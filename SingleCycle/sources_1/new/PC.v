==> flow/design.v <==
`timescale 1ns / 1ps
module PC(CLK,RST,PCin);
input CLK,RST;
output reg[31:0] PCin;
always @(posedge  CLK)
begin
if(RST) PCin <=0;
else
PCin <= PCin+1'b1;
end
endmodule
Step by step through the tools: PC
What the tools print for PC, step after step.
Line numbers count from 1 in the design file above.
Cell names lack the library's common part.
{ "setup": {"top": "PC", "clock": "CLK", "library": "sky130hd", "lib_corner": "tt_025C_1v80"} }

Elaborated design
Source: Yosys, flattened and elaborated, memories not mapped. Widths are those after wreduce; folded enables and synchronous resets count as part of the registers. Registers that Yosys merges into a memory's read port (data or address) are not register bits. Print and check cells do not count. Equal cells are merged and count once.
{ "word_totals": {"register_bits": 32, "in_bits": 2, "elab_cells": 2, "out_inout_bits": 32} }
{ "classes": {"addsub": 1} }
{ "op_table": {"columns": ["op", "n"], "rows": [
  ["32-bit by 1-bit adder with 32-bit output (second input constant)", 1]
]} }

Depth
Yosys ltp: most cells in a row. Word level: on the elaborated netlist, between registers, memories and ports. Mapped: between sequential cells and ports; inverters and the memories' decode and read muxes count.
{ "depth": {"ltp_word": 1, "ABC_AREA": 0, "depth_mapped": 6, "depth_no_buf": 5} }

Synthesis result
The flow's flattened synthesis, as Yosys stat reports it; memories are mapped. The netlist is that of the ABC_AREA named above (0 if unset); the other value can give another one.
Totals and module areas in this step are rounded.
{ "by_type": {"columns": ["type", "n", "type_area_um2"], "rows": [
  ["dfxtp_1", 32, 640.614],
  ["or4_1", 12, 90.086],
  ["a21oi_1", 17, 85.082],
  ["o31ai_1", 11, 82.579],
  ["nor2_1", 14, 52.55],
  ["xnor2_1", 5, 43.792],
  ["nand2_1", 11, 41.29],
  ["nand3_1", 8, 40.038],
  ["or3_1", 6, 37.536],
  ["xor2_1", 4, 35.034],
  ["mux2_2", 3, 33.782],
  ["nand4_1", 5, 31.28],
  ["nor2b_1", 5, 31.28],
  ["o21ai_0", 6, 30.029],
  ["buf_6", 2, 22.522],
  ["inv_1", 5, 18.768],
  ["nor4_1", 3, 18.768],
  ["and4_1", 2, 17.517]
]} }
Other cell types: 11; their cells: 17.
{ "synth_totals": {"sequential_area_um2": 640.6, "mapped_cells": 168, "ff_cells": 32, "n_buf": 9, "yosys_area_um2": 1475} }

Path before layout
Source: OpenSTA report_checks on the synthesized netlist (no wires, ideal clock, input and output delay 20% of the period each), path of least setup slack; recovery checks are left aside. Register names are those of the netlist, which keeps one name where synthesis merged equal registers.
{ "synth_path": {"kind": "register -> register", "from": "register PCin[0]", "to": "register PCin[22]", "stages": 7, "setup_time_ps": 70, "delay_ps": 2051, "arrival_ps": 1981, "period_ps": 3430, "required_time_ps": 3360, "path_slack_ps": 1379, "path_buffers": 1, "t_first_pin_ps": 0, "synth_period_reached_ps": 2051} }
"delay_ps" = arrival - input delay + setup time.
"stages" counts driving pins, that of a launching flip-flop among them; a cell with two outputs on the path counts twice.
"synth_period_reached_ps" = period - worst setup slack (recovery checks aside). The figure is calculated, with input and output delays left at 20% of the set period.
The rows between start and end are the longest chain of elaborated cells between them; the timing report does not say that the signal goes this way. Where chains are equally long, one stands for them.
A line is the first line of the expression or statement that the cell stems from. Yosys adds cells for indexed reads and writes and turns some case tables into memories.
{ "synth_between": {"path_cell_list": "dfxtp_1 -> ha_1 -> and4_4 -> or4b_1 -> buf_2 -> or4_1 -> a21oi_1", "elab_chain_cells": 1, "cells_between": 1, "cone_lines": 1, "classes_between": "add/sub (1)"} }
{ "synth_lines": {"columns": ["item", "line", "rtl"], "rows": [
  ["start: declaration", 4, "output reg[31:0] PCin;"],
  ["start: assignment", 7, "if(RST) PCin <=0;"],
  ["start: assignment", 9, "PCin <= PCin+1'b1;"],
  ["32-bit by 1-bit adder with 32-bit output", 9, null],
  ["end: assignment", 7, null],
  ["end: assignment", 9, null],
  ["end: declaration", 4, null]
]} }

Worst path after layout
From the final timing report of job 1: the path of least setup slack in the routed layout; clock arrival at registers is part of the times.
The path's times are printed in steps of 10 ps; the period is the one set.
{ "layout_path": {"kind": "register -> register", "from": "register PCin[2]", "to": "register PCin[21]", "stages": 5, "arrival_ps": 2620, "required_time_ps": 3070, "t_first_pin_ps": 330, "setup_time_ps": 100, "path_slack_ps": 450, "path_buffers": 0, "period_ps": 2830} }
The rows between start and end are the longest chain of elaborated cells between them; the timing report does not say that the signal goes this way. Where chains are equally long, one stands for them.
{ "layout_between": {"path_cell_list": "dfxtp_1 -> nand3_2 -> or4_1 -> nor4_1 -> mux2_2", "elab_chain_cells": 1, "cells_between": 1, "cone_lines": 1, "classes_between": "add/sub (1)"} }
{ "layout_lines": {"columns": ["item", "line", "rtl"], "rows": [
  ["start: declaration", 4, "output reg[31:0] PCin;"],
  ["start: assignment", 7, "if(RST) PCin <=0;"],
  ["start: assignment", 9, "PCin <= PCin+1'b1;"],
  ["32-bit by 1-bit adder with 32-bit output", 9, null],
  ["end: assignment", 7, null],
  ["end: assignment", 9, null],
  ["end: declaration", 4, null]
]} }

Data sheet: physical implementation of PC

Top module PC; platform sky130hd; tools Yosys and OpenROAD; 2 stored runs in no particular order. Input and output delays are each 20% of the period that was set; the output load is 0.01 pF.
"timing.achieved_period_ps" = clock period - worst setup slack. The figure is calculated, with input and output delays left at 20% of the set period.
"fin_power_w" is the tool's figure for a default switching activity; nothing was simulated.
The measured numbers are rounded.
[
  {
    "run": "job 1",
    "settings": { "period_ns": 2.83, "CORE_UTILIZATION": 67, "SETUP_SLACK_MARGIN": -0.27, "PLACE_DENSITY_LB_ADDON": 0.28, "CORE_ASPECT_RATIO": 0.74, "CORE_MARGIN": 4, "CTS_CLUSTER_SIZE": 53, "CAP_MARGIN": 5, "MAX_ROUTING_LAYER": "met4", "SLEW_MARGIN": 20 },
    "results": { "yosys.chip_area_um2": 1475, "die_footprint_um2": 3025, "finish.stdcell_area_um2": 1863, "layout_utilization_pct": 90.1, "worstSetupSlack_ps": 446, "tns_setup_ps": 0, "fin_power_w": 0.0007875, "timing.achieved_period_ps": 2384 }
  },
  {
    "run": "job 2",
    "settings": { "period_ns": 3.3, "CORE_UTILIZATION": 42, "PLACE_DENSITY_LB_ADDON": 0.23, "CORE_ASPECT_RATIO": 1.34, "TNS_END_PERCENT": 90, "MAX_ROUTING_LAYER": "met5", "CAP_MARGIN": 20, "CORE_MARGIN": 2, "SLEW_MARGIN": 20 },
    "results": { "yosys.chip_area_um2": 1475, "die_footprint_um2": 4007, "finish.stdcell_area_um2": 1899, "layout_utilization_pct": 57.5, "worstSetupSlack_ps": 1043, "tns_setup_ps": 0, "fin_power_w": 0.0007277, "timing.achieved_period_ps": 2257 }
  }
]
